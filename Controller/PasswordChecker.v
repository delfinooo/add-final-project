==> flow/design.v <==
module PasswordChecker(passwordDigit, b_password, matchedID, isGuestIN, ROM_data, internalPlayerIDIN, logoutOUT, logoutIN, clk, rst, loggedin, loggedout, passed, ROM_addr, internalPlayerIDOUT, isGuestOUT);
  input clk, rst, b_password, matchedID, logoutIN;
  input [3:0] passwordDigit;
  input isGuestIN;
  input [2:0] internalPlayerIDIN;
  input [23:0] ROM_data;
  output loggedin, loggedout, passed, logoutOUT;
  output [4:0] ROM_addr;
  output [2:0] internalPlayerIDOUT;
  output isGuestOUT;
  reg loggedin, loggedout, passed, logoutOUT;
  reg [4:0] ROM_addr;
  reg [2:0] internalPlayerIDOUT;
  reg isGuestOUT;
  reg [23:0] userPass;
  reg [3:0] State;
  reg [23:0] ROM_pass;
  reg [1:0] counter;
  reg [2:0] playerID;
  parameter INACTIVE=0, Digit1=1, Digit2=2, Digit3=3, Digit4=4, Digit5=5, Digit6=6, FetchROM=7, ROMCYC1=8, ROMCYC2=9, ROMCATCH=10, COMPARE=11, WAIT=12, PASSED=13;
  always @(posedge clk) begin
    if(rst == 1'b0) begin
      userPass <= 24'd0;
      State <= INACTIVE;
      internalPlayerIDOUT <= 3'd0; playerID <= 3'd0;
      counter <= 2'd0;
      passed <= 1'b0;
      loggedout <= 1'b1; logoutOUT <= 1'b0;
      loggedin <= 1'b0;
      isGuestOUT <= 1'b0;
      ROM_addr <= 5'd0; end
    else begin
      case(State)
        INACTIVE: begin
	  userPass <= 24'd0; counter <= 2'd0; passed <= 1'b0;
          loggedout <= 1'b1;
          loggedin <= 1'b0;
	  if(matchedID == 1'b1) begin
	    State <= Digit1; end
          else
	    State <= INACTIVE;
        end
        Digit1: begin
	  playerID <= internalPlayerIDIN;
	  if(b_password == 1'b1) begin
	    userPass[23:20] <= passwordDigit;
	    State <= Digit2; end
	  else
	    State <= Digit1;
        end
        Digit2: begin
	  if(b_password == 1'b1) begin
	    userPass[19:16] <= passwordDigit;
	    State <= Digit3; end
	  else
	    State <= Digit2;
        end
        Digit3: begin
	  if(b_password == 1'b1) begin
	    userPass[15:12] <= passwordDigit;
	    State <= Digit4; end
	  else
	    State <= Digit3;
        end
        Digit4: begin
	  if(b_password == 1'b1) begin
	    userPass[11:8] <= passwordDigit;
	    State <= Digit5; end
	  else
	    State <= Digit4;
        end
        Digit5: begin
	  if(b_password == 1'b1) begin
	    userPass[7:4] <= passwordDigit;
	    State <= Digit6; end
	  else
	    State <= Digit5;
        end
        Digit6: begin
	  if(b_password == 1'b1) begin
	    userPass[3:0] <= passwordDigit;
	    State <= FetchROM; end
	  else
	    State <= Digit6;
        end
        FetchROM: begin
          ROM_addr <= 5'd0 + playerID;  
          State <= ROMCYC1;
        end
        ROMCYC1: begin
          State <= ROMCYC2;
        end
        ROMCYC2: begin
          State <= ROMCATCH;
        end
        ROMCATCH: begin
          ROM_pass <= ROM_data;
          State <= COMPARE;
        end   
	COMPARE: begin
	  if(ROM_pass == userPass)
	    State <= PASSED;
          else begin
	    if(counter == 2'd2) begin  
	      logoutOUT <= 1'b1;
	      counter <= 2'd0;  
              State <= WAIT; end  
	    else begin   
	      counter <= counter + 2'd1;
	      State <= Digit1; end   
          end
        end  
	WAIT: begin
	  logoutOUT <= 1'b0;  
	  if(counter == 2'd2)  
	    State <= Digit1;
          else begin
	    counter <= counter + 2'd1;
	    State <= WAIT; end
	end
	PASSED: begin
	  loggedin <= 1'b1; loggedout <= 1'b0;
	  passed <= 1'b1;	
	  isGuestOUT <= isGuestIN;
	  internalPlayerIDOUT <= internalPlayerIDIN;
	  if(logoutIN == 1'b1) begin
	    logoutOUT <= 1'b1;
	    counter <= 2'd0;  
	    State <= WAIT; end
	  else
	    State <= PASSED;
	end
	default: begin
          userPass <= 24'd0;
          State <= INACTIVE;
          internalPlayerIDOUT <= 3'd0; playerID <= 3'd0;
          counter <= 2'd0;
          passed <= 1'b0;
          loggedout <= 1'b1; logoutOUT <= 1'b0;
          loggedin <= 1'b0;
          isGuestOUT <= 1'b0;
          ROM_addr <= 5'd0;	  
	end
      endcase
    end
  end
endmodule
# ---- Tool chain data of PasswordChecker
# Tool output for the design above, in the order of the flow.
# Line numbers count from 1 in the design file above.
# Operators carry their Yosys type and port widths (W data, S select, Z words).
# Not given: n/a
dict set report design {
  design {PasswordChecker}
  clock_port {clk}
  library {sky130hd}
  lib_corner {tt_025C_1v80}
}

# ---- After elaboration
# Yosys after proc, flatten, opt, wreduce and memory -nomap, before mapping. Memory bits, and registers merged into a memory's read port (data or address), are not among the register bits. Print and check cells are not counted.
dict set report op_classes {
  div 0
  n_mul 0
  n_cmp 0
  n_eq 25
  shifts 0
  muxes 34
  logic 8
  n_reduce_logical 22
  n_addsub 1
}
# cell count
set ops {}
lappend ops {{$reduce_or A12 Y1} 7}
lappend ops {{$pmux W4 S14} 1}
lappend ops {{$pmux W4 S2} 6}
lappend ops {{$reduce_or A13 Y1} 3}
lappend ops {{$eq A24 B24 Y1} 1}
lappend ops {{$eq A4 B4 Y1 const B} 6}
lappend ops {{$ne A2 B2 Y1 const B} 10}
lappend ops {{$eq A4 B3 Y1 const B} 4}
lappend ops {{$mux W4} 4}
lappend ops {{$reduce_and A2 Y1} 7}
lappend ops {{$pmux W3 S2} 2}
lappend ops {{$mux W2} 6}
lappend ops {{$reduce_or A11 Y1} 1}
lappend ops {{$reduce_or A10 Y1} 1}
lappend ops {{$pmux W5 S2} 1}
lappend ops {{$not A1 Y1} 8}
lappend ops {{$eq A4 B2 Y1 const B} 2}
lappend ops {{$reduce_and A4 Y1} 2}
lappend ops {{$pmux W2 S4} 1}
lappend ops {{$mux W1} 8}
lappend ops {{$pmux W1 S2} 3}
lappend ops {{$eq A4 B1 Y1 const B} 1}
lappend ops {{$logic_not A4 Y1} 1}
lappend ops {{$pmux W1 S3} 1}
lappend ops {{$mux W3} 1}
lappend ops {{$add A2 B1 Y2 const B} 1}
lappend ops {{$eq A2 B2 Y1 const B} 1}
dict set report bits {
  clocked_rd_ports_x_width 0
  ram_bits 0
  out_inout_bits 13
  memories 0
  mem_bits_ro 0
  register_bits 69
  wordCells 106
  latch_bits 0
}

# ---- Longest topological paths
# Yosys ltp: most cells in a row. Word level: on the elaborated netlist, between registers, memories and ports. Mapped: between sequential cells and ports; inverters and the memories' decode and read muxes count.
dict set report logic_depth {
  word_depth 4
  abc_area 0
  ltp_mapped 7
  ltp_nobuf 6
}

# ---- Mapped cells and area
# The flow's flattened synthesis, as Yosys stat reports it; memories are mapped. The netlist is that of the ABC_AREA named above (0 if unset); the other value can give another one.
# cell count type_area_um2
set by_type {}
lappend by_type {sky130_fd_sc_hd__dfxtp_1 53 1.06E+03}
lappend by_type {sky130_fd_sc_hd__edfxtp_1 24 720.691}
lappend by_type {sky130_fd_sc_hd__xnor2_1 24 210.202}
lappend by_type {sky130_fd_sc_hd__nand2_1 47 176.419}
lappend by_type {sky130_fd_sc_hd__a21oi_1 31 155.149}
lappend by_type {sky130_fd_sc_hd__nand3_1 15 75.072}
lappend by_type {sky130_fd_sc_hd__nor2_1 20 75.072}
lappend by_type {sky130_fd_sc_hd__nand4_1 11 68.816}
lappend by_type {sky130_fd_sc_hd__or2_0 11 68.816}
lappend by_type {sky130_fd_sc_hd__and2_1 9 56.304}
lappend by_type {sky130_fd_sc_hd__mux2i_1 5 50.048}
lappend by_type {sky130_fd_sc_hd__o21ai_0 8 40.038}
lappend by_type {sky130_fd_sc_hd__ha_1 3 37.536}
lappend by_type {sky130_fd_sc_hd__nor3_4 2 32.531}
lappend by_type {sky130_fd_sc_hd__nor2b_1 5 31.28}
lappend by_type {sky130_fd_sc_hd__buf_2 6 30.029}
lappend by_type {sky130_fd_sc_hd__clkbuf_1 8 30.029}
lappend by_type {sky130_fd_sc_hd__inv_1 7 26.275}
# Not listed: further types 28, cells in them 43.
dict set report synth_totals {
  seqArea_um2 1781.7
  synth_area_um2 3274.4
  ff_cells 77
  cell_count 332
  buffers 18
}

# ---- Path before layout
# Source: OpenSTA report_checks on the synthesized netlist (no wires, ideal clock, input and output delay 20% of the period each), path of least setup slack; recovery checks are left aside. Register names are those of the netlist, which keeps one name where synthesis merged equal registers.
dict set report synth_path {
  kind {in2reg}
  startpoint {input rst}
  endpoint {register ROM_pass[0]}
  t_first_pin_ns 0.416
  path_slack_ns 0.099
  path_buffers 2
  delay_ns 1.564
  period_ns 2.08
  setup_ns 0.383
  arrival_ns 1.597
  driving_pins 3
  t_required_ns 1.697
  input_delay_ns 0.416
  synth_period_reached_ns 1.981
}
# "delay_ns" is the arrival time less input delay plus setup time.
# "driving_pins": output pins that drive a net of the path, with the launching flip-flop's if there is one; two outputs of one cell count as two.
# "synth_period_reached_ns" is the clock period less the worst setup slack; recovery checks do not enter. This is arithmetic on one report: input and output delays are still those of the set period (20% each).
# Between the ends stands the longest chain of elaborated cells between them, by number of cells; it is not shown to be the way that was timed. Of several equally long chains one is given.
# A line is the first line of the expression or statement that the cell stems from. Yosys adds cells for indexed reads and writes and turns some case tables into memories.
dict set report synth_between {
  path_cell_list {sky130_fd_sc_hd__clkbuf_1 -> sky130_fd_sc_hd__clkbuf_1 -> sky130_fd_sc_hd__and2_1}
  elab_chain_len 1
}
# item line_no
set synth_lines {}
lappend synth_lines {{start, declared} 2} ;# input clk, rst, b_password, matchedID, logoutIN;
lappend synth_lines {{$reduce_and A2 Y1} n/a}
lappend synth_lines {{end, assigned} 97} ;# ROM_pass <= ROM_data;
lappend synth_lines {{end, declared} 17} ;# reg [23:0] ROM_pass;

# ---- Path in the finished layout
# From the final timing report of run 1: the path of least setup slack in the routed layout; clock arrival at registers is part of the times.
dict set report layout_path {
  kind {reg2reg}
  startpoint {register State}
  endpoint {register userPass[6]}
  path_buffers 0
  period_ns 1.79
  setup_ns 0.07
  path_slack_ns 0.11
  arrival_ns 1.96
  t_first_pin_ns 0.35
  driving_pins 6
  t_required_ns 2.06
}
# Where an end lacks its bit number, it is one bit of the signal, or one of the new flip-flops if synthesis recoded a state register.
# Between the ends stands the longest chain of elaborated cells between them, by number of cells; it is not shown to be the way that was timed. Of several equally long chains one is given.
# A register here has more assigning lines than the two given.
dict set report layout_between {
  path_cell_list {sky130_fd_sc_hd__dfxtp_1 -> sky130_fd_sc_hd__nor3_4 -> sky130_fd_sc_hd__nand4_1 -> sky130_fd_sc_hd__or3_4 -> sky130_fd_sc_hd__or2_0 -> sky130_fd_sc_hd__a21oi_1}
  elab_chain_len 4
}
# item line_no
set layout_lines {}
lappend layout_lines {{start, declared} 16} ;# reg [3:0] State;
lappend layout_lines {{start, assigned} 39} ;# State <= Digit1; end
lappend layout_lines {{start, assigned} 47} ;# State <= Digit2; end
lappend layout_lines {{$eq A4 B4 Y1} 33} ;# case(State)
lappend layout_lines {{$reduce_or A12 Y1} n/a}
lappend layout_lines {{$not A1 Y1} n/a}
lappend layout_lines {{$reduce_and A2 Y1} n/a}
lappend layout_lines {{end, assigned} 35} ;# userPass <= 24'd0; counter <= 2'd0; passed <= 1'b0;
lappend layout_lines {{end, assigned} 74} ;# userPass[7:4] <= passwordDigit;
lappend layout_lines {{end, declared} 15} ;# reg [23:0] userPass;

# Design PasswordChecker on sky130hd. What follows are 2 stored runs of the flow, each under its own settings; their order means nothing. The constraints put input and output delay at 20% of the set period each and load the outputs with 0.01 pF.
# "critical_path_time_ns" is the time allowed to the run's worst setup path (the clock period less input and output delay, where it has them) less its slack. Clock arrival times count: a late capture clock shortens it, a late launch clock lengthens it.
# "total_power_uw" is the tool's figure for a default switching activity; nothing was simulated.
run="run 1" settings period_ns=1.79 CORE_UTILIZATION=56 PLACE_DENSITY_LB_ADDON=0.3 CORE_ASPECT_RATIO=1.7 CELL_PAD_IN_SITES_GLOBAL_PLACEMENT=0 CELL_PAD_IN_SITES_DETAIL_PLACEMENT=0 TNS_END_PERCENT=75 CTS_CLUSTER_DIAMETER=346 CAP_MARGIN=30 CORE_MARGIN=2 SLEW_MARGIN=20
run="run 1" results setup_ws_ns=0.108 yosys.chip_area_um2=3274.4 final_cell_area_um2=4201.5 timing.setup.tns_ns=0.000 hold_ws_ns=0.455 total_die_area_um2=6496.3 critical_path_time_ns=1.68 worst_path_kind="reg2reg" total_power_uw=3438
run="run 2" settings period_ns=1.5 CORE_UTILIZATION=60 PLACE_DENSITY_LB_ADDON=0.01 CELL_PAD_IN_SITES_GLOBAL_PLACEMENT=1 TNS_END_PERCENT=90 ABC_AREA=0 CAP_MARGIN=25 MIN_ROUTING_LAYER="met1" CORE_MARGIN=2 SLEW_MARGIN=20
run="run 2" outcome="stopped before the end: placement reported FLW-0024"
