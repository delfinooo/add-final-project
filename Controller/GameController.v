==> flow/design.v <==
module GameController(passed, correct, incorrect, game_b, psub_b_in, seq_b_in, TwoDigitTimeout, clk, rst, 
                      T_S_Enable, T_S_Reconfig, died, psub_b_out, seq_b_out, currentlevel, logout,
                      personalwin, globalwin, valid, isGuest_in, intPlayID_in,                    
                      isGuest_out, intPlayID_out, newHighScore, score_req, score_out);
  input passed, correct, incorrect, game_b, psub_b_in, seq_b_in, TwoDigitTimeout, clk ,rst;
  output T_S_Enable, T_S_Reconfig, died, psub_b_out, seq_b_out, logout;
  output [3:0] currentlevel;
  input personalwin, globalwin, valid, isGuest_in;
  input [2:0] intPlayID_in;
  output isGuest_out, newHighScore, score_req;
  output [2:0] intPlayID_out; 
  output [6:0] score_out;
  wire checkscore;
  wire dead;
  wire [6:0] PlayerScore;
  GameplayController GameplayControl(passed, correct, incorrect, game_b, psub_b_in, seq_b_in, TwoDigitTimeout, clk, rst, 
                   T_S_Enable, T_S_Reconfig, dead, psub_b_out, seq_b_out, checkscore, currentlevel, logout, PlayerScore);
  ScoreChecker ScoreCheck(personalwin, globalwin, valid, isGuest_in, intPlayID_in, checkscore, PlayerScore, dead, clk, rst, 
                          isGuest_out, intPlayID_out, newHighScore, died, score_req, score_out);
endmodule
module GameplayController(passed, correct, incorrect, game_b, psub_b_in, seq_b_in, TwoDigitTimeout, clk, rst, 
                          T_S_Enable, T_S_Reconfig, dead, psub_b_out, seq_b_out, checkscore, currentlevel, logout, PlayerScore);
  input passed, correct, incorrect, game_b, psub_b_in, seq_b_in, TwoDigitTimeout, clk, rst;
  output T_S_Enable, T_S_Reconfig, dead, psub_b_out, seq_b_out, checkscore, logout;
  output [3:0] currentlevel;
  output [6:0] PlayerScore;
  reg T_S_Enable, T_S_Reconfig, dead, psub_b_out, seq_b_out, checkscore, logout;
  reg [3:0] currentlevel;
  reg [6:0] PlayerScore;
  reg [2:0] State;
  reg [3:0] delaycounter;
  parameter INACTIVE=0, RECONFIG=1, WAITFORSTART=2, GAMEPLAY=3, GAMEOVER=4, DELAY=5;
  always @(posedge clk) begin
    if(rst == 1'b0) begin
      currentlevel <= 4'd0;
      dead <= 1'd0; logout <= 1'd0;
      T_S_Enable <= 1'b0; T_S_Reconfig <= 1'b0;
      checkscore <= 1'b0; PlayerScore <= 7'd0; delaycounter <= 4'd0;
      State <= INACTIVE;
    end
    else begin
      case(State) 
        INACTIVE: begin
	  psub_b_out <= 1'b0; seq_b_out <= 1'b0;  
	  checkscore <= 1'b0; delaycounter <= 4'd0;
          logout <= 1'b0;
	  if(passed == 1'b1 && logout != 1'b1)
	    State <= RECONFIG;
	  else
	    State <= INACTIVE;
        end
        RECONFIG: begin
	  T_S_Reconfig <= 1'b1;
	  currentlevel <= 4'd0;
	  PlayerScore <= 7'd0;
	  State <= WAITFORSTART;
        end
        WAITFORSTART: begin
	  T_S_Reconfig <= 1'b0;  
	  if(game_b == 1'b1) begin
	    T_S_Enable <= 1'b1;  
	    checkscore <= 1'b0;  
	    currentlevel <= 4'd1;  
	    State <= GAMEPLAY; end
	  else if (psub_b_in == 1'b1) begin  
	    logout <= 1'b1;
	    State <= INACTIVE; end
	  else
	    State <= WAITFORSTART;
        end
        GAMEPLAY: begin
	  psub_b_out <= psub_b_in; seq_b_out <= seq_b_in;  
	  if(TwoDigitTimeout == 1'b1) begin
	    State <= GAMEOVER;
	    checkscore <= 1'b1; end
	  else if (incorrect == 1'b1) begin  
	    State <= GAMEOVER;
	    checkscore <= 1'b1; 
	    dead <= 1'b1; end
	  else if (correct == 1'b1) begin  
	    if(currentlevel < 4'd5)  
	      currentlevel <= currentlevel + 4'd1;
	    PlayerScore <= PlayerScore + 7'd1;  
	  end
	  else
	    State <= GAMEPLAY;
        end
        GAMEOVER: begin
	  dead <= 1'b0;  
	  checkscore <= 1'b0;  
	  T_S_Enable <= 1'b0;
	  psub_b_out <= 1'b0; seq_b_out <= 1'b0;  
	  if(game_b == 1'b1) begin
	    State <= RECONFIG; end
	  else if (psub_b_in == 1'b1) begin  
	    State <= DELAY;
	    delaycounter <= 4'd0;
	    logout <= 1'b1; end
	  else
	    State <= GAMEOVER;
        end
	DELAY: begin
	  logout <= 1'b0;  
	  delaycounter <= delaycounter + 4'd1;
          if(delaycounter == 4'b1111)
	    State <= INACTIVE;
	  else
	    State <= DELAY;
	end 
        default: begin State <= INACTIVE; end
      endcase
    end  
  end
endmodule
module ScoreChecker(personalwin, globalwin, valid, isGuest_in, intPlayID_in, checkscore, score_in, dead, clk, rst, 
                    isGuest_out, intPlayID_out, newHighScore, died, score_req, score_out);
  input isGuest_in, valid, personalwin, globalwin, checkscore, dead, clk, rst;
  input [2:0] intPlayID_in;
  input [6:0] score_in;
  output isGuest_out, newHighScore, died, score_req;
  reg isGuest_out, newHighScore, died, score_req;
  output [2:0] intPlayID_out;
  reg [2:0]  intPlayID_out;
  output [6:0] score_out;
  reg [6:0] score_out;
  reg [2:0] State;
  reg deadFlag;
  parameter INACTIVE=0, REQUEST=1, WAIT=2, CHECK=3;
  always @ (posedge clk) begin
    if(rst == 1'b0) begin
      isGuest_out <= 1'b0; newHighScore <= 1'b0; score_out <= 7'd0;
      score_req <= 1'b0; intPlayID_out <= 3'd0; died <= 1'b0; deadFlag <= 1'b0; end
    else begin
      case(State) 
        INACTIVE: begin
	  newHighScore <= 1'b0; died <= 1'b0;  
	  score_req <= 1'b0; deadFlag <= 1'b0;
	  isGuest_out <= 1'b0; intPlayID_out <= intPlayID_in;  
	  if(checkscore == 1'b1)  
	    State <= REQUEST;
	  else
	    State <= INACTIVE;
          if(dead == 1'b1)
	    deadFlag <= 1'b1;
	end
	REQUEST: begin
	  score_out <= score_in;  
	  score_req <= 1'b1;
          intPlayID_out <= intPlayID_in;
	  State <= WAIT;
	end
	WAIT: begin
	  score_req <= 1'b0;  
	  if(valid == 1'b1)
	    State <= CHECK;
	  else
	    State <= WAIT;
	end
	CHECK: begin
	  if(personalwin == 1'b1 || globalwin == 1'b1)
	    newHighScore <= 1'b1;
          else if (deadFlag == 1'b1)
	    died <= 1'b1;
	  State <= INACTIVE; 
	end
        default: begin State <= INACTIVE; end
      endcase
    end
  end
endmodule 
Tool chain data of GameController
What the tools print for GameController, step after step.
Line numbers count from 1 in the design file above.
Cell names lack the library's common part.
{ "inputs": {"top": "GameController", "clk_port": "clk", "library": "sky130hd", "corner": "tt_025C_1v80"} }

Word-level counts
Source: Yosys, flattened and elaborated, memories not mapped. Widths are those after wreduce. Registers that Yosys merges into a memory's read port (data or address) are not register bits. Print and check cells do not count.
{ "word_totals": {"register_bits": 42, "inputBits": 16, "out_inout_bits": 23, "wordCells": 124} }
{ "op_classes": {"addsub": 3, "n_cmp": 1, "equal": 24, "n_mux": 47, "bitwise": 1, "reduce_and_logical": 30} }
{ "op_table": {"columns": ["operator", "count"], "rows": [
  ["two-way mux 4 bit", 7],
  ["parallel mux 4 bit (select 3 bit)", 2],
  ["two-way mux 7 bit", 3],
  ["inequality test 2 bit with constant B", 9],
  ["parallel mux 3 bit (select 6 bit)", 1],
  ["two-way mux 3 bit", 6],
  ["parallel mux 1 bit (select 2 bit)", 9],
  ["AND reduction 3 bit", 5],
  ["two-way mux 1 bit", 15],
  ["nonzero test 2 bit", 7],
  ["parallel mux 7 bit (select 2 bit)", 1],
  ["== test 3 x 2 -> 1 bit with constant B", 4],
  ["nonzero test 3 bit", 4],
  ["OR reduction 2 bit", 5],
  ["parallel mux 3 bit (select 3 bit)", 1],
  ["inequality test 2 x 1 -> 1 bit with constant B", 4],
  ["adder 4 x 1 -> 4 bit with constant B", 2],
  ["adder 7 x 1 -> 7 bit with constant B", 1],
  ["AND reduction 2 bit", 3],
  ["== test 3 x 1 -> 1 bit with constant B", 2],
  ["== test 3 bit with constant B", 2],
  ["logical NOT 3 bit", 2],
  ["AND reduction 6 bit", 1],
  ["< comparator 4 x 3 -> 1 bit with constant B", 1],
  ["== test 4 bit with constant B", 1],
  ["inequality test 4 bit with constant B", 1],
  ["AND reduction 4 bit", 1],
  ["inequality test 3 bit with constant B", 1]
]} }
Not listed: further kinds 5, cells in them 5.

Depth
Longest topological path by Yosys (ltp), each cell counted once; first at word level (registers and memories cut), then after technology mapping (sequential cells cut; the memories' decode and read muxes count).
{ "depth": {"word_depth": 6, "ABC_AREA": 0, "mapped_depth": 6, "ltp_nobuf": 5} }

Synthesis result
The flow's flattened synthesis, as Yosys stat reports it; memories are mapped. The netlist is that of the ABC_AREA named above (0 if unset); the other value can give another one.
The area totals of this step are shown rounded.
{ "synth_totals": {"stdcells": 231, "mapped_area_um2": 2000, "sequential_area_um2": 940, "ff_cells": 46, "buffers": 13} }
{ "types": {"columns": ["cell", "count", "area_total_um2"], "rows": [
  ["dfxtp_1", 44, 880.845],
  ["nor2_1", 34, 127.622],
  ["mux2i_1", 8, 80.077],
  ["a21oi_1", 15, 75.072],
  ["o21ai_0", 13, 65.062],
  ["edfxtp_1", 2, 60.058],
  ["nand2_1", 16, 60.058],
  ["ha_1", 4, 50.048],
  ["inv_1", 13, 48.797],
  ["nand2b_1", 7, 43.792],
  ["xor2_1", 5, 43.792],
  ["nor3_1", 6, 30.029],
  ["nor3b_1", 4, 30.029],
  ["o2111ai_1", 3, 26.275],
  ["nand3_1", 5, 25.024],
  ["nor4bb_4", 1, 25.024],
  ["buf_6", 2, 22.522],
  ["o211ai_1", 3, 22.522]
]} }
Not listed: further types 28, cells in them 46.
The figures by module come from a second, unflattened synthesis with its own total; it is not the netlist above.
{ "hier_totals": {"cells_unflattened": 227, "hier_area_um2": 2100} }
Rows give one instance, submodules left out.
{ "by_module": {"columns": ["mod", "instances", "n_cells", "mod_area_um2", "mod_seq_area_um2"], "rows": [
  ["GameplayController", 1, 156, 1400, 580],
  ["(name not given)", 1, 71, 740, 360],
  ["GameController", 1, 0, 0.0, 0.0]
]} }

Worst setup path after synthesis
OpenSTA on the mapped netlist: ideal clock, no wires. The path of least setup slack (recovery checks aside). Input and output delay are each 20% of the period. Register names are those of the netlist, which keeps one name where synthesis merged equal registers.
{ "synth_timing": {"path_type": "register -> register", "start": "reg GameplayControl.currentlevel[0]", "end": "reg GameplayControl.currentlevel[2]", "period_ps": 1910, "setup_time_ps": 79, "launch_ps": 0, "arrival_time_ps": 1310, "t_required_ps": 1831, "setup_slack_ps": 521, "path_delay_ps": 1389, "path_stages": 6, "n_path_buf": 0, "period_less_setup_slack_ps": 1389} }
"path_delay_ps" is the arrival time less input delay plus setup time.
"path_stages": output pins that drive a net of the path, with the launching flip-flop's if there is one; two outputs of one cell count as two.
"period_less_setup_slack_ps" is the clock period less the worst setup slack; recovery checks do not enter. This is arithmetic on one report: input and output delays are still those of the set period (20% each).
The rows between start and end are the longest chain of elaborated cells between them; the timing report does not say that the signal goes this way. Where chains are equally long, one stands for them.
Each line given opens the expression or statement behind the cell; cells for indexed reads and writes are added by Yosys, which also makes memories of some case tables.
A register here has more assigning lines than the two given.
{ "synth_via": {"cell_sequence": "dfxtp_1 -> inv_1 -> ha_1 -> o2111a_2 -> a211o_1 -> o211ai_1", "elab_chain_cells": 6, "cells_between": 9, "cone_lines": 6, "cone_classes": "add/sub: 1; compare: 1; eq/ne: 1; mux: 5; reduce/logical: 1"} }
{ "synth_lines": {"columns": ["element", "line", "text"], "rows": [
  ["start: declaration", 25, "output [3:0] currentlevel;"],
  ["start: assignment", 35, "currentlevel <= 4'd0;"],
  ["start: assignment", 82, "currentlevel <= currentlevel + 4'd1;"],
  ["adder 4 x 1 -> 4 bit", 82, null],
  ["two-way mux 4 bit", 81, "if(currentlevel < 4'd5)"],
  ["two-way mux 4 bit", 80, "else if (correct == 1'b1) begin"],
  ["two-way mux 4 bit", 76, "else if (incorrect == 1'b1) begin"],
  ["two-way mux 4 bit", 73, "if(TwoDigitTimeout == 1'b1) begin"],
  ["parallel mux 4 bit (select 3 bit)", 42, "case(State)"],
  ["end: assignment", 35, null],
  ["end: assignment", 82, null],
  ["end: declaration", 25, null]
]} }

Timing after layout
Path of least setup slack in the final report of run 1 (OpenROAD, finished layout, wires in). Where an end is a register, its clock arrival counts in the times.
The path's times are printed in steps of 10 ps; the period is the one set.
{ "layout_timing": {"path_type": "register -> register", "start": "reg GameplayControl.currentlevel[1]", "end": "reg GameplayControl.currentlevel[1]", "period_ps": 1060, "setup_time_ps": 100, "launch_ps": 300, "arrival_time_ps": 1490, "t_required_ps": 1260, "setup_slack_ps": -220, "path_stages": 6, "n_path_buf": 1} }
The rows between start and end are the longest chain of elaborated cells between them; the timing report does not say that the signal goes this way. Where chains are equally long, one stands for them.
A register here has more assigning lines than the two given.
{ "layout_via": {"cell_sequence": "dfxtp_4 -> inv_4 -> ha_4 -> o2111a_2 -> buf_6 -> a32o_1", "elab_chain_cells": 6, "cells_between": 9, "cone_lines": 6, "cone_classes": "add/sub: 1; compare: 1; eq/ne: 1; mux: 5; reduce/logical: 1"} }
{ "layout_lines": {"columns": ["element", "line", "text"], "rows": [
  ["start: declaration", 25, "output [3:0] currentlevel;"],
  ["start: assignment", 35, "currentlevel <= 4'd0;"],
  ["start: assignment", 82, "currentlevel <= currentlevel + 4'd1;"],
  ["adder 4 x 1 -> 4 bit", 82, null],
  ["two-way mux 4 bit", 81, "if(currentlevel < 4'd5)"],
  ["two-way mux 4 bit", 80, "else if (correct == 1'b1) begin"],
  ["two-way mux 4 bit", 76, "else if (incorrect == 1'b1) begin"],
  ["two-way mux 4 bit", 73, "if(TwoDigitTimeout == 1'b1) begin"],
  ["parallel mux 4 bit (select 3 bit)", 42, "case(State)"],
  ["end: assignment", 35, null],
  ["end: assignment", 82, null],
  ["end: declaration", 25, null]
]} }

# Flow runs of GameController

Measured results for GameController: 2 stored runs of the Yosys and OpenROAD flow on sky130hd. The settings differ; the order carries no meaning. The constraints put input and output delay at 20% of the set period each and load the outputs with 0.01 pF.
"timing.achieved_period_ps" means the clock period less the worst setup slack. The figure is calculated, with input and output delays left at 20% of the set period.
By "critical_path_time_ps" is meant the share of the clock period that the worst setup path is allowed (20% is reserved at inputs, 20% at outputs), minus its slack. Clock arrival times at its registers enter into it.
"final_power_uw" is the tool's figure for a default switching activity; nothing was simulated.
"critical_path_time_ps" is known to 10 ps.
Results are given in rounded form.

Run 1
==> flow/run.sh <==
#!/bin/bash
# the make line also repeats the synthesis and layout settings of config.mk as NAME=value (left out here)
make -C /OpenROAD-flow-scripts/flow DESIGN_CONFIG=/design/flow/config.mk WORK_HOME=/design/flow/orfs CLKGATE_MAP_FILE= finish
==> flow/config.mk <==
export PLATFORM = sky130hd
export DESIGN_NAME = GameController
export DESIGN_NICKNAME = GameController
export VERILOG_FILES = /design/flow/design.v
export SDC_FILE = /design/flow/constraint.sdc
export NUM_CORES = 4
export LEC_CHECK = 0
export CAP_MARGIN = 20
export CORE_MARGIN = 2
export CORE_UTILIZATION = 40
export SLEW_MARGIN = 20
==> flow/constraint.sdc <==
create_clock -name core_clock -period 1.06 [get_ports {clk}]
set_input_delay 0.2120 -clock core_clock [delete_from_list [all_inputs] [get_ports {clk}]]
set_output_delay 0.2120 -clock core_clock [all_outputs]
set_load 0.01 [all_outputs]

==> results of run 1, as JSON <==
{
  "ys_area_um2": 2000,
  "die_footprint_um2": 5700,
  "layout_stdcell_area_um2": 3100,
  "final_util_pct": 64,
  "setup_ws_ps": -220,
  "tns_setup_ps": -1800,
  "hold_ws_ps": 270,
  "final_power_uw": 3600,
  "timing.achieved_period_ps": 1284,
  "critical_path_time_ps": 1280,
  "timing.worst_path_kind": "register -> register"
}

Run 2
==> flow/run.sh <==
#!/bin/bash
# the make line also repeats the synthesis and layout settings of config.mk as NAME=value (left out here)
make -C /OpenROAD-flow-scripts/flow DESIGN_CONFIG=/design/flow/config.mk WORK_HOME=/design/flow/orfs CLKGATE_MAP_FILE= finish
==> flow/config.mk <==
export PLATFORM = sky130hd
export DESIGN_NAME = GameController
export DESIGN_NICKNAME = GameController
export VERILOG_FILES = /design/flow/design.v
export SDC_FILE = /design/flow/constraint.sdc
export NUM_CORES = 4
export LEC_CHECK = 0
export CAP_MARGIN = 30
export CORE_ASPECT_RATIO = 1.97
export CORE_MARGIN = 2
export CORE_UTILIZATION = 24
export CTS_CLUSTER_SIZE = 60
export MAX_ROUTING_LAYER = met5
export MIN_ROUTING_LAYER = met2
export PLACE_DENSITY = 0.4
export SLEW_MARGIN = 15
export TNS_END_PERCENT = 25
==> flow/constraint.sdc <==
create_clock -name core_clock -period 1.54 [get_ports {clk}]
set_input_delay 0.3080 -clock core_clock [delete_from_list [all_inputs] [get_ports {clk}]]
set_output_delay 0.3080 -clock core_clock [all_outputs]
set_load 0.01 [all_outputs]

==> results of run 2, as JSON <==
{
  "ys_area_um2": 2000,
  "die_footprint_um2": 9300,
  "layout_stdcell_area_um2": 2800,
  "final_util_pct": 34,
  "setup_ws_ps": 57,
  "tns_setup_ps": 0,
  "hold_ws_ps": 440,
  "final_power_uw": 2800,
  "timing.achieved_period_ps": 1483,
  "critical_path_time_ps": 1170,
  "timing.worst_path_kind": "register -> output"
}
