==> flow/design.v <==
module TopSeqGen(curLvl, b_seq, clk, rst, seqDigit, displayDone, seq, new_seq);
  input [2:0] curLvl;
  input b_seq, clk, rst;
  output [3:0] seqDigit;
  output [19:0] seq;
  output displayDone, new_seq;
  wire display;
  wire [19:0] seq_internal; 
  seqGen seqGen1(clk, rst, b_seq, seq_internal, display, new_seq);
  dispSeq dispSeq1(clk, rst, curLvl, display, seq_internal, seqDigit, displayDone); 
  assign seq = seq_internal;
endmodule
module control_display_seq (
    clk,rst, display, curLvl, seq, timer,
    seqDigit, displayDone, enable_to_timer
);
input clk, rst, display, timer;
input [2:0] curLvl;
input [19:0] seq;
output reg displayDone, enable_to_timer;
output reg [3:0] seqDigit;
reg  [3:0] state;
reg [19:0] caughtSeq;
reg [2:0] counter;
parameter init = 0,
          w1 = 1, d1 = 2,
          w2 = 3, d2 = 4,
          w3 = 5, d3 = 6,
          w4 = 7, d4 = 8,
          w5 = 9, d5 = 10,
          done1 = 11, done2 = 12;
always @(posedge clk) begin
    if (rst == 0) begin
        displayDone <= 0;
        state <= init;
        counter <= 0;
        seqDigit <= 4'dX;
        enable_to_timer <= 0;
    end else begin
        case (state)
            init: begin
                displayDone <= 0;
                if (display == 1) begin
                    caughtSeq <= seq;
                    state <= w1;
                    enable_to_timer <= 1;
                    counter <= 0;
                end
            end
            w1: begin
                seqDigit <= 4'dX;
                if (timer == 1)
                    state <= d1;
            end
            d1: begin
                seqDigit <= caughtSeq[19:16];
                if (timer == 1) begin
                    if (counter + 1 == curLvl)
                        state <= done1;
                    else
                        state <= w2;
                    counter <= counter + 1;
                end
            end
            w2: begin
                seqDigit <= 4'dX;
                if (timer == 1)
                    state <= d2;
            end
            d2: begin
                seqDigit <= caughtSeq[15:12];
                if (timer == 1) begin
                    if (counter + 1 == curLvl)
                        state <= done1;
                    else
                        state <= w3;
                    counter <= counter + 1;
                end
            end
            w3: begin
                seqDigit <= 4'dX;
                if (timer == 1)
                    state <= d3;
            end
            d3: begin
                seqDigit <= caughtSeq[11:8];
                if (timer == 1) begin
                    if (counter + 1 == curLvl)
                        state <= done1;
                    else
                        state <= w4;
                    counter <= counter + 1;
                end
            end
            w4: begin
                seqDigit <= 4'dX;
                if (timer == 1)
                    state <= d4;
            end
            d4: begin
                seqDigit <= caughtSeq[7:4];
                if (timer == 1) begin
                    if (counter + 1 == curLvl)
                        state <= done1;
                    else
                        state <= w5;
                    counter <= counter + 1;
                end
            end
            w5: begin
                seqDigit <= 4'dX;
                if (timer == 1)
                    state <= d5;
            end
            d5: begin
                seqDigit <= caughtSeq[3:0];
                if (timer == 1) begin
                    state <= done1;
                    counter <= counter + 1;
                end
            end
            done1: begin
                enable_to_timer <= 0;
                displayDone <= 1;
                seqDigit <= 4'dX;
                state <= done2;
            end
            done2: begin
                displayDone <= 0;
                state <= init;
            end
            default: begin
                state <= init;
                displayDone <= 0;
                counter <= 0;
                seqDigit <= 4'dX;
                enable_to_timer <= 0;
            end
        endcase
    end
end
endmodule
module count_to_100 (
    clk,rst, enable, in, timeout
);
input clk, rst, in, enable;
output timeout;
reg timeout;
reg [6:0] count;
always @(posedge clk)begin
    if(rst ==1'b0)begin
        count <= 0;
        timeout <=0;
    end
    else if(enable == 1'b1)begin
        if(in == 1)begin
            if(count == 99)begin  
                timeout <=1;
                count <= 0;
            end else begin
                timeout <= 0;
                count <= count +1;
            end
        end else
            timeout <=0;
    end
end  
endmodule
module count_to_X (
    clk,rst, curLevel,enable, in, timeout
);
input clk, rst, in,enable;
input [2:0] curLevel;
output timeout;
reg timeout;
reg [3:0] count,countMax;
always @(*) begin
    case(curLevel)
    3'd1: countMax = 13;
    3'd2: countMax = 10; 
    3'd3: countMax = 8;
    3'd4: countMax = 5;
    3'd5: countMax = 3;
    default: countMax = 13;
    endcase
end
always @(posedge clk)begin
    if(rst ==1'b0)begin
        count <= 0;
        timeout <=0;
    end
    else if(enable == 1)begin
        if(in == 1'b1)begin
            if(count == countMax )begin 
                timeout <=1;
                count <= 0;
            end else begin
                timeout <= 0;
                count <= count +1;
            end
        end else
            timeout <=0;
    end
end  
endmodule
module dispSeq (
    clk,rst, curLvl, display, seq,
    seqDigit, displayDone
);
input clk,rst, display;
input [2:0] curLvl;
input [19:0] seq;
output displayDone;
output [3:0] seqDigit;
wire control_to_timer_enable,timeout;
progTimer myTimer(clk,rst,control_to_timer_enable,curLvl,timeout);
control_display_seq myDS(clk,rst,display,curLvl,seq,timeout,
seqDigit,displayDone,control_to_timer_enable);
endmodule
module progTimer (
    clk,rst, enable, curLvl, timeout
);
    input clk,rst, enable;
    input [2:0] curLvl;
    output timeout;
    wire one, two;
    timer_1ms_lfsr A(clk,rst,enable,one);  
    count_to_100 B(clk,rst,enable,one,two);  
    count_to_X C(clk,rst,curLvl, enable, two, timeout);  
endmodule
module timer_1ms_lfsr (
    input clk, rst, enable,
    output reg one_ms_timeout
);
    reg [15:0] lfsr;
    wire feedback = lfsr[0] ^ lfsr[2] ^ lfsr[3] ^ lfsr[5];  
    parameter TERMINAL_VALUE = 16'hF315;  
    always @(posedge clk) begin
        if (rst == 1'b0) begin
            lfsr <= 16'hACE1;   
            one_ms_timeout <= 0;
        end 
        else if (enable) begin
            lfsr <= {lfsr[14:0], feedback};  
            if (lfsr == TERMINAL_VALUE)   
                one_ms_timeout <= 1;
            else
                one_ms_timeout <= 0;
        end
    end
endmodule
module control_seq_gen (
    clk,rst, b_seq, in_rand_num,
    display, new_seq, seq
);
    input clk, rst, b_seq;
    input [19:0] in_rand_num;
    output reg display, new_seq;
    output reg [19:0] seq;
    reg [2:0] state;
    parameter init = 0, gen1 = 1, gen2 = 2;
    always @(posedge clk) begin
        if(rst == 0) begin
            display <= 0;
            new_seq <= 0;
            seq <= 20'd0;
            state <= init;
        end
        else begin
            case (state)
                init:begin
                    display <= 0;
                    new_seq <=0;
                    seq <= in_rand_num;
                    if(b_seq == 1)
                        state <= gen1;
                    else
                        state <= gen2;
                end 
                gen1: begin
                    display <=1;
                    new_seq <=1;
                    seq <= in_rand_num;
                    state <= gen2;
                end
                gen2:begin
                    display <=0;
                    new_seq <=0;
                    seq <= in_rand_num;
                    state <= init;
                end
                default: begin
                    display <= 0;
                    new_seq <=0;
                    seq <= in_rand_num;
                    state <= init;
                end
            endcase
        end
    end
endmodule
module randnum_LFSR(clock, q);
  input clock;
  output [19:0] q;
  reg [19:0] LFSR;
  initial begin
    LFSR = 20'hABCDE;  
  end
  always @(posedge clock) begin
    LFSR[0] <= LFSR[19] ^ LFSR[2];
    LFSR[19:1] <= LFSR[18:0];
  end
  assign q = LFSR;
endmodule
module seqGen (
    clk, rst, b_seq, seq, display, new_seq
);
input clk,rst,b_seq;
output display, new_seq;
output [19:0] seq;
wire [19:0] rand_num;
randnum_LFSR myLFSR(clk,rand_num);
control_seq_gen myC(clk,rst,b_seq,rand_num,display,new_seq,seq);    
endmodule
Step by step through the tools: TopSeqGen
The steps from the RTL of TopSeqGen to its reports follow in flow order.
Lines are those of the file above, counted from 1.
Library cell names are shortened.
{ "setup": {"design": "TopSeqGen", "clock_port": "clk", "lib": "sky130hd", "corner": "tt_025C_1v80"} }

Word level
Source: Yosys, flattened and elaborated, memories not mapped. Widths are those after wreduce. Registers that Yosys merges into a memory's read port (data or address) are not register bits. Print and check cells do not count. Equal cells are merged and count once.
{ "bits": {"reg_bits": 107, "input_bits": 6, "word_cells": 107} }
{ "classes": {"add_sub_neg": 3, "eq_ne": 34, "mux": 35, "logic": 6, "n_reduce_logical": 13} }
{ "ops": {"columns": ["cell", "n"], "rows": [
  ["two-way mux 4 bit", 16],
  ["parallel mux 4 bit (select 12 bit)", 1],
  ["== test 32 x 3 -> 1 bit", 1],
  ["inequality test 2 x 1 -> 1 bit with constant B", 11],
  ["== test 4 bit with constant B", 5],
  ["parallel mux 4 bit (select 5 bit)", 1],
  ["== test 16 bit with constant B", 1],
  ["== test 4 x 3 -> 1 bit with constant B", 4],
  ["parallel mux 4 bit (select 4 bit)", 1],
  ["AND reduction 11 bit", 1],
  ["OR reduction 11 bit", 1],
  ["OR reduction 10 bit", 1],
  ["parallel mux 3 bit (select 3 bit)", 1],
  ["== test 4 x 2 -> 1 bit with constant B", 2],
  ["adder 7 x 1 -> 7 bit with constant B", 1],
  ["== test 7 bit with constant B", 1],
  ["OR reduction 7 bit", 1],
  ["two-way mux 7 bit", 1],
  ["two-way mux 1 bit", 7],
  ["AND reduction 2 bit", 3],
  ["== test 3 x 2 -> 1 bit with constant B", 2],
  ["== test 3 bit with constant B", 2],
  ["AND reduction 3 bit", 2],
  ["parallel mux 3 bit (select 2 bit)", 1],
  ["two-way mux 3 bit", 2],
  ["OR reduction 5 bit", 1],
  ["bitwise XOR 1 bit", 4],
  ["inequality test 2 bit with constant B", 2]
]} }
Not listed: further kinds 11, cells in them 14.

Logic depth
Depth = most cells in a row (Yosys ltp): at word level without a register or memory, in the mapped netlist without a sequential cell, where the memories' decode and read muxes count.
{ "depth": {"word_depth": 5, "abc_area": 0, "ltp_mapped": 5, "depth_no_buf": 5} }

Synthesis result
Source: synth_stat.txt of the flow (Yosys; design flattened, memories mapped). It holds for the ABC_AREA given above (unset counts as 0); a run with the other value may have another netlist.
Totals and module areas in this step are rounded.
{ "synth_totals": {"stdcells": 353, "mapped_area_um2": 4070, "seq_area_um2": 2560, "ff_cells": 116, "n_buf": 13} }
{ "types": {"columns": ["cell_type", "n", "type_area_um2"], "rows": [
  ["dfxtp_1", 92, 1.84E+03],
  ["edfxtp_1", 24, 720.691],
  ["mux2i_1", 22, 220.211],
  ["and2_1", 23, 143.888],
  ["nor2_1", 29, 108.854],
  ["nand2_1", 27, 101.347],
  ["xnor2_1", 9, 78.826],
  ["a21oi_1", 15, 75.072],
  ["nand2b_1", 12, 75.072],
  ["a22oi_1", 8, 60.058],
  ["a31o_2", 5, 43.792],
  ["and3_1", 7, 43.792],
  ["nand4b_1", 5, 43.792],
  ["xor2_1", 5, 43.792],
  ["a31oi_1", 6, 37.536],
  ["ha_1", 3, 37.536],
  ["nand3_1", 7, 35.034],
  ["clkbuf_1", 7, 26.275]
]} }
Other cell types: 27; their cells: 47.
The figures by module come from a second, unflattened synthesis with its own total; it is not the netlist above.
{ "hier_totals": {"hier_cells": 352, "hier_area_um2": 4160} }
Each row is one instance without its submodules.
{ "by_module": {"columns": ["mod", "n_inst", "n_cells", "area_um2", "seq_area_um2"], "rows": [
  ["control_display_seq", 1, 134, 1670, 1080],
  ["timer_1ms_lfsr", 1, 64, 689, 340],
  ["control_seq_gen", 1, 52, 657, 480],
  ["randnum_LFSR", 1, 21, 409, 400],
  ["count_to_100", 1, 45, 398, 160],
  ["count_to_X", 1, 36, 335, 100],
  ["TopSeqGen", 1, 0, 0.0, 0.0],
  ["dispSeq", 1, 0, 0.0, 0.0],
  ["progTimer", 1, 0, 0.0, 0.0],
  ["seqGen", 1, 0, 0.0, 0.0]
]} }

Timing after synthesis
Path of least setup slack by OpenSTA after synthesis, without wires, with an ideal clock, recovery checks aside; 20% of the period is set as input and as output delay. Where synthesis merged equal registers, the netlist keeps one of their names.
{ "synth_timing": {"path_kind": "input port to flip-flop", "startpoint": "in rst", "endpoint": "reg dispSeq1.myDS.caughtSeq[0]", "tclk_ns": 1.79, "t_first_pin_ns": 0.358, "arrival_time_ns": 1.233, "path_slack_ns": 0.178, "path_delay_ns": 1.254, "stages": 2, "path_buffers": 1, "synth_period_reached_ns": 1.612} }
"path_delay_ns" is the arrival time less input delay plus setup time.
"stages" counts driving pins, that of a launching flip-flop among them; a cell with two outputs on the path counts twice.
"synth_period_reached_ns" = period - worst setup slack (recovery checks aside). The figure is calculated, with input and output delays left at 20% of the set period.
Between the ends stands the longest chain of elaborated cells between them, by number of cells; it is not shown to be the way that was timed. Of several equally long chains one is given.
A line is the first line of the expression or statement that the cell stems from. Yosys adds cells for indexed reads and writes and turns some case tables into memories.
{ "synth_between": {"path_cell_list": "clkbuf_1 and3_1", "elab_chain_len": 1, "cone_cells": 1, "cone_classes": "reduce/logical: 1"} }
{ "synth_lines": {"columns": ["item", "line", "source"], "rows": [
  ["start: declaration", 3, "input b_seq, clk, rst;"],
  ["AND reduction 3 bit", null, null],
  ["end: assignment", 44, "caughtSeq <= seq;"],
  ["end: declaration", 23, "reg [19:0] caughtSeq;"]
]} }

Worst path after layout
Path of least setup slack in the final report of flow run 1 (OpenROAD, finished layout, wires in). Where an end is a register, its clock arrival counts in the times.
{ "layout_timing": {"path_kind": "flip-flop to output port", "startpoint": "reg (no name shown)", "endpoint": "out new_seq", "tclk_ns": 3.15, "output_delay_ns": 0.63, "t_first_pin_ns": 0.51, "arrival_time_ns": 1.49, "path_slack_ns": 1.03, "stages": 2, "path_buffers": 1} }
{ "layout_between": {"path_cell_list": "dfxtp_1 clkdlybuf4s50_1", "elab_chain_len": 0, "cone_cells": 0} }
{ "layout_lines": {"columns": ["item", "line", "source"], "rows": [
  ["end: declaration", 6, "output displayDone, new_seq;"]
]} }

## Implementation results

2 stored runs of TopSeqGen in the flow (synthesis by Yosys, layout by OpenROAD, sky130hd cells), in arbitrary order. Constraints: input delay and output delay 20% of the set period each, output load 0.01 pF.
By "achieved_period_ns" is meant the clock period of the run minus its worst setup slack. This is arithmetic on one report: input and output delays are still those of the set period (20% each).
Values from the reports are rounded here.
[
  {
    "run": "flow run 1",
    "settings": { "period_ns": 3.15, "CAP_MARGIN": 20, "CORE_MARGIN": 2, "CORE_UTILIZATION": 40, "SLEW_MARGIN": 20 },
    "results": { "die_footprint_um2": 11000, "tns_ns": 0.000, "synth_chip_area_um2": 4070, "timing.setup.ws_ns": 1.03, "finish.utilization_pct": 51.6, "holdWs_ns": 0.344, "achieved_period_ns": 2.116 }
  },
  {
    "run": "flow run 2",
    "settings": { "period_ns": 2.67, "CORE_UTILIZATION": 70, "CORE_ASPECT_RATIO": 1.89, "CORE_MARGIN": 10, "CELL_PAD_IN_SITES_GLOBAL_PLACEMENT": 2, "TNS_END_PERCENT": 55, "GPL_TIMING_DRIVEN": 0, "GPL_ROUTABILITY_DRIVEN": 0, "SLEW_MARGIN": 35, "MIN_ROUTING_LAYER": "met1", "MAX_ROUTING_LAYER": "met5", "CAP_MARGIN": 20 },
    "outcome": "stopped before the end: placement reported GPL-0301"
  }
]
